==> flow/design.v <==
module seq_generator (
  input   logic        clk,
  input   logic        reset,
  output  logic [31:0] seq_o
);
  logic [31:0] seq_t1;
  logic [31:0] seq_t2;
  logic [31:0] seq_t3;
  logic [31:0] seq_nxt;
  always_ff @(posedge clk or posedge reset)
    if (reset) begin
      seq_t1 <= 32'h1;
      seq_t2 <= 32'h1;
      seq_t3 <= 32'h0;
    end else begin
      seq_t1 <= seq_nxt[31:0];
      seq_t2 <= seq_t1[31:0];
      seq_t3 <= seq_t2[31:0];
    end
  assign seq_nxt[31:0] = {seq_t3[31:0]} + {seq_t2[31:0]};
  assign seq_o = seq_t3;
endmodule
# From RTL to reports: seq_generator
# The steps from the RTL of seq_generator to its reports follow in flow order.
# Line numbers count from 1 in the design file above.
# Library cell names are shortened.
# The mark -- stands for no value.
# design
top,seq_generator
clock_port,clk
lib,sky130hd
pvt_corner,tt_025C_1v80

# Elaborated design
# Counts by Yosys on the flattened word-level netlist (proc, flatten, opt, wreduce; memories kept). Register bits leave out memories and registers merged into their read ports (data or address); mux counts leave out enables and synchronous resets folded into registers. Print and check cells are left out. Cells with the same type and inputs are merged into one.
# classes
add_sub_neg,1
# op_table
op,n
adder 32 bit,1
# bits
input_bits,2
wordCells,4
register_bits,96

# Longest topological paths
# Depth = most cells in a row (Yosys ltp): at word level without a register or memory, in the mapped netlist without a sequential cell, where the memories' decode and read muxes count.
# depth
word_depth,1
ABC_AREA,1
ltp_mapped,12
ltp_nobuf,12

# After synthesis
# Yosys stat after the flow's synthesis: flattened, memories mapped to cells. It holds for the ABC_AREA given above (unset counts as 0); a run with the other value may have another netlist.
# The area totals of this step are shown rounded.
# by_type
cell_type,n,area_total_um2
dfrtp_1,94,2.35E+03
nand2_1,221,829.546
inv_1,110,412.896
ha_1,31,387.872
nor2_1,38,142.637
xor2_1,14,122.618
nand3_1,23,115.11
a21oi_1,19,95.091
nand2_2,14,87.584
dfstp_2,2,52.55
nand3_2,4,40.038
fa_1,1,20.019
nor3_2,2,20.019
nand4_1,3,18.768
xnor2_1,2,17.517
nor3_1,3,15.014
o21bai_1,2,15.014
nor2_2,2,12.512
# Not listed: further types 4, cells in them 6.
# synth_totals
ffs,96
seq_area_um2,2405
mapped_area_um2,4793
cells,591

# Timing after synthesis
# Path of least setup slack by OpenSTA after synthesis, without wires, with an ideal clock, recovery checks aside; 20% of the period is set as input and as output delay. Where synthesis merged equal registers, the netlist keeps one of their names.
# synth_path
kind,register to register
from,register seq_t3[0]
to,register seq_t1[28]
driving_pins,13
path_buffers,0
launch_ps,0
setup_slack_ps,797
delay_ps,1833
required_time_ps,2513
clock_period_ps,2630
arrival_ps,1716
setup_ps,117
period_less_setup_slack_ps,1833
# "delay_ps" = arrival - input delay + setup time.
# "driving_pins" counts driving pins, that of a launching flip-flop among them; a cell with two outputs on the path counts twice.
# "period_less_setup_slack_ps" is the clock period less the worst setup slack; recovery checks do not enter. This is arithmetic on one report: input and output delays are still those of the set period (20% each).
# The rows between start and end are the longest chain of elaborated cells between them; the timing report does not say that the signal goes this way. Where chains are equally long, one stands for them.
# A line is the first line of the expression or statement that the cell stems from. Yosys adds cells for indexed reads and writes and turns some case tables into memories.
# synth_between
cell_sequence,dfrtp_1 ha_1 fa_1 nand3_1 nand3_2 nand2_1 nand2_2 nand2_1 nand2_2 nand2_1 nand2_1 nand2_1 nand2_1
elab_chain_cells,1
cells_between,1
cone_lines,1
# synth_rtl
item,line_no,text
from (decl),8,logic [31:0] seq_t3;
from (assign),14,seq_t3 <= 32'h0;
from (assign),18,seq_t3 <= seq_t2[31:0];
adder 32 bit,20,assign seq_nxt[31:0] = {seq_t3[31:0]} + {seq_t2[31:0]};
to (assign),12,seq_t1 <= 32'h1;
to (assign),16,seq_t1 <= seq_nxt[31:0];
to (decl),6,logic [31:0] seq_t1;

# Worst path after layout
# From the final timing report of record 1: the path of least setup slack in the routed layout; clock arrival at registers is part of the times.
# The report prints the path's times to 10 ps; the period is as set.
# layout_path
kind,register to register
from,register seq_t3[0]
to,register seq_t1[28]
required_time_ps,3260
setup_slack_ps,970
setup_ps,100
launch_ps,360
path_buffers,0
clock_period_ps,3000
arrival_ps,2280
driving_pins,13
# The rows between start and end are the longest chain of elaborated cells between them; the timing report does not say that the signal goes this way. Where chains are equally long, one stands for them.
# layout_between
cell_sequence,dfrtp_1 ha_1 fa_1 nand3_1 nand3_2 nand2_1 nand2_2 nand2_1 nand2_2 nand2_1 nand2_1 nand2_1 nand2_1
elab_chain_cells,1
cells_between,1
cone_lines,1
# layout_rtl
item,line_no,text
from (decl),8,logic [31:0] seq_t3;
from (assign),14,seq_t3 <= 32'h0;
from (assign),18,seq_t3 <= seq_t2[31:0];
adder 32 bit,20,assign seq_nxt[31:0] = {seq_t3[31:0]} + {seq_t2[31:0]};
to (assign),12,seq_t1 <= 32'h1;
to (assign),16,seq_t1 <= seq_nxt[31:0];
to (decl),6,logic [31:0] seq_t1;

# Record of 2 stored runs of the RTL-to-layout flow on seq_generator, platform sky130hd. The runs are unordered. Constraints: input delay and output delay 20% of the set period each, output load 0.01 pF.
# "achievedPeriod_ps" = clock period - worst setup slack. The figure is calculated, with input and output delays left at 20% of the set period.
# "worst_path_time_ps" is the time allowed to the run's worst setup path (the clock period less input and output delay, where it has them) less its slack. Clock arrival times count: a late capture clock shortens it, a late launch clock lengthens it.
# By "power_total_uw" is meant OpenSTA's value without simulated activity: inputs other than the clock are taken to toggle once in ten clock periods, and the tool carries that through the logic.
# "worst_path_time_ps" is given in steps of 10 ps.
# The results are shown rounded.
# Settings: n/a = not set for that run.
name,record 1,record 2
period_ns,3.0,4.55
CORE_UTILIZATION,68,40
SETUP_SLACK_MARGIN,0.65,n/a
PLACE_DENSITY_LB_ADDON,0.12,n/a
HOLD_SLACK_MARGIN,0.17,n/a
CORE_ASPECT_RATIO,1.43,n/a
ABC_AREA,1,n/a
CTS_CLUSTER_SIZE,18,n/a
SLEW_MARGIN,20,20
MIN_ROUTING_LAYER,met2,n/a
CAP_MARGIN,20,20
CORE_MARGIN,2,2
power_total_uw,2205,1495
finalCellArea_um2,5476,5116
setup_worst_slack_ps,975,1916
worst_path_time_ps,2030,2630
critical_path_type,register to register,register to register
die_area_um2,7748,12000
finish.utilization_pct,80.5,47.2
timing.hold.ws_ps,345,351
achievedPeriod_ps,2025,2634
ys_area_um2,4793,4454
total_negative_slack_ps,0,0
