==> flow/design.v <==
module edge_capture (
  input   logic        clk,
  input   logic        reset,
  input   logic [31:0] data_i,
  output  logic [31:0] edge_o
);
  logic[31:0] data_q;
  logic[31:0] edge_q;
  logic[31:0] neg_edge;
  always_ff @ (posedge clk or posedge reset)
    if (reset) begin
      data_q[31:0] <= 32'b0;
      edge_q[31:0] <= 32'b0;
    end
    else begin
      data_q[31:0] <= data_i[31:0];
      edge_q[31:0] <= edge_o[31:0];
    end
  assign neg_edge[31:0] = ~data_i[31:0] & data_q[31:0];  
  assign edge_o[31:0] = neg_edge[31:0] | edge_q[31:0];  
endmodule
* From RTL to reports: edge_capture
What the tools print for edge_capture, step after step.
Lines are those of the file above, counted from 1.
Not given: --
- Top :: edge_capture
- Clock input :: clk
- Cell library :: sky130hd
- Timing corner :: tt_025C_1v80

* Word-level counts
Yosys after proc, flatten, opt, wreduce and memory -nomap, before mapping. Enables and synchronous resets that opt folds into registers are not counted as muxes. Memory bits, and registers merged into a memory's read port (data or address), are not among the register bits. Print and check cells are not counted. Equal cells are merged and count once.
- ROM bits :: 0
- Output and inout port bits :: 32
- Latch bits :: 0
- Clocked read ports x word width :: 0
- Input bits :: 34
- Word-level cells :: 5
- Memory cells :: 0
- Memory bits (writable) :: 0
- Register bits after elaboration :: 64
- Add/subtract/negate cells :: 0
- Reduce/logical cells :: 0
- $lt $le $gt $ge :: 0
- Shift-type cells :: 0
- Multiplexer cells :: 0
- Equality and inequality tests :: 0
- Divide/modulo/power cells :: 0
- Multipliers :: 0
- Bitwise operators :: 3
** Operator list (count)
- bitwise AND 32 bit :: 1
- OR 32 bit :: 1
- inverter 32 bit :: 1

* Logic depth
Depth = most cells in a row (Yosys ltp): at word level without a register or memory, in the mapped netlist without a sequential cell, where the memories' decode and read muxes count.
- Depth in word-level cells :: 3
- ABC_AREA :: 0
- Mapped depth :: 2
- Depth with buffers taken out :: 2

* Synthesis result
The flow's flattened synthesis, as Yosys stat reports it; memories are mapped. The netlist is that of the ABC_AREA named above (0 if unset); the other value can give another one.
- Mapped flip-flops :: 64
- Sequential part of the area :: 1601.5 µm²
- Synthesis area :: 1965.6 µm²
- Mapped cells :: 129
- Buffer cells :: 0
** Cells by type
- sky130_fd_sc_hd__dfrtp_1 :: count 64, total area 1.6E+03 µm²
- sky130_fd_sc_hd__a21o_1 :: count 32, total area 240.23 µm²
- sky130_fd_sc_hd__inv_1 :: count 33, total area 123.869 µm²

* Timing after synthesis
Source: OpenSTA report_checks on the synthesized netlist (no wires, ideal clock, input and output delay 20% of the period each), path of least setup slack; recovery checks are left aside. Register names are those of the netlist, which keeps one name where synthesis merged equal registers.
- Path kind :: flip-flop to output port
- Start point :: register data_q[0]
- End point :: output port edge_o[0]
- Slack :: 0.081 ns
- Delay of the path :: 0.519 ns
- External output delay :: 0.150 ns
- Buffers on the path :: 0
- Arrival time :: 0.519 ns
- Stages :: 2
- Clock period :: 0.751 ns
- Data required time :: 0.601 ns
- Launch time at the first pin :: 0.000 ns
- Period reached after synthesis :: 0.67 ns
"delay of the path" is the arrival time less input delay plus setup time.
At an output port there is no setup time.
"stages": output pins that drive a net of the path, with the launching flip-flop's if there is one; two outputs of one cell count as two.
"period reached after synthesis" = period - worst setup slack (recovery checks aside). The figure is calculated, with input and output delays left at 20% of the set period.
The rows between start and end are the longest chain of elaborated cells between them; the timing report does not say that the signal goes this way. Where chains are equally long, one stands for them.
Each line given opens the expression or statement behind the cell; cells for indexed reads and writes are added by Yosys, which also makes memories of some case tables.
- Cell sequence :: sky130_fd_sc_hd__dfrtp_1 > sky130_fd_sc_hd__a21o_1
- Length of the longest elaborated chain :: 2
- Elaborated cells between the ends (all ways) :: 2
- RTL lines with such cells :: 2
- Those cells by class :: logic (2)
** RTL lines, path after synthesis
- start: declaration :: RTL line 7 : logic[31:0] data_q;
- start: assignment :: RTL line 12 : data_q[31:0] <= 32'b0;
- start: assignment :: RTL line 16 : data_q[31:0] <= data_i[31:0];
- bitwise AND 32 bit :: RTL line 19 : assign neg_edge[31:0] = ~data_i[31:0] & data_q[31:0];
- OR 32 bit :: RTL line 20 : assign edge_o[31:0] = neg_edge[31:0] | edge_q[31:0];
- end: declaration :: RTL line 5 : output  logic [31:0] edge_o

* Worst path after layout
Path of least setup slack in the final report of record 1 (OpenROAD, finished layout, wires in). Where an end is a register, its clock arrival counts in the times.
- Path kind :: flip-flop to output port
- Start point :: register edge_q[28]
- End point :: output port edge_o[28]
- Clock period :: 0.928 ns
- Slack :: -0.28 ns
- External output delay :: 0.19 ns
- Launch time at the first pin :: 0.32 ns
- Buffers on the path :: 1
- Data required time :: 0.74 ns
- Arrival time :: 1.02 ns
- Stages :: 3
The rows between start and end are the longest chain of elaborated cells between them; the timing report does not say that the signal goes this way. Where chains are equally long, one stands for them.
- Cell sequence :: sky130_fd_sc_hd__dfrtp_1 > sky130_fd_sc_hd__a21o_1 > sky130_fd_sc_hd__buf_6
- Length of the longest elaborated chain :: 1
- Elaborated cells between the ends (all ways) :: 1
- RTL lines with such cells :: 1
- Those cells by class :: logic (1)
** RTL lines, path after layout
- start: declaration :: RTL line 8 : logic[31:0] edge_q;
- start: assignment :: RTL line 13 : edge_q[31:0] <= 32'b0;
- start: assignment :: RTL line 17 : edge_q[31:0] <= edge_o[31:0];
- OR 32 bit :: RTL line 20 : assign edge_o[31:0] = neg_edge[31:0] | edge_q[31:0];
- end: declaration :: RTL line 5 : output  logic [31:0] edge_o

Hand-over note for edge_capture

Top module edge_capture; platform sky130hd; tools Yosys and OpenROAD; 2 stored runs in no particular order. Input and output delays are each 20% of the period that was set; the output load is 0.01 pF.
"achieved period" means the clock period less the worst setup slack. The figure is calculated, with input and output delays left at 20% of the set period.
By "time used up by the worst setup path" is meant the share of the clock period that the worst setup path is allowed (20% is reserved at inputs, 20% at outputs), minus its slack. Clock arrival times at its registers enter into it.
"total power after layout": no workload was simulated; the value follows from the tool's default switching activity.

** Record 1
- Settings :: period_ns=0.928; CORE_UTILIZATION=19; PLACE_DENSITY=0.77; CORE_ASPECT_RATIO=1.5; CELL_PAD_IN_SITES_DETAIL_PLACEMENT=1; GPL_ROUTABILITY_DRIVEN=1; CTS_CLUSTER_SIZE=35; MIN_ROUTING_LAYER=met2; MAX_ROUTING_LAYER=met4; CAP_MARGIN=20; CORE_MARGIN=2; SLEW_MARGIN=20
- Synthesized cell area :: 1965.6 µm²
- Die size :: 11191.4 µm²
- Standard-cell area after layout :: 3095.5 µm²
- Utilization in the final report :: 0.307
- Setup slack of the critical path :: -0.278 ns
- Sum of negative setup slack :: -7.809 ns
- Worst hold slack in the final report :: 0.009 ns
- Total power after layout :: 6109 µW
- Achieved period :: 1.206 ns
- Time used up by the worst setup path :: 1.02 ns
- Worst setup path type :: flip-flop to output port

** Record 2
- Settings :: period_ns=0.899; CORE_UTILIZATION=33; SETUP_SLACK_MARGIN=0.26; PLACE_DENSITY_LB_ADDON=0.28; GPL_ROUTABILITY_DRIVEN=1; CAP_MARGIN=15; CORE_MARGIN=2; SLEW_MARGIN=20
- Synthesized cell area :: 1965.6 µm²
- Die size :: 6590.2 µm²
- Standard-cell area after layout :: 3099.2 µm²
- Utilization in the final report :: 0.53
- Setup slack of the critical path :: -0.299 ns
- Sum of negative setup slack :: -8.751 ns
- Worst hold slack in the final report :: -0.003 ns
- Total power after layout :: 5685 µW
- Achieved period :: 1.198 ns
- Time used up by the worst setup path :: 0.84 ns
- Worst setup path type :: input port to output port

End of note.
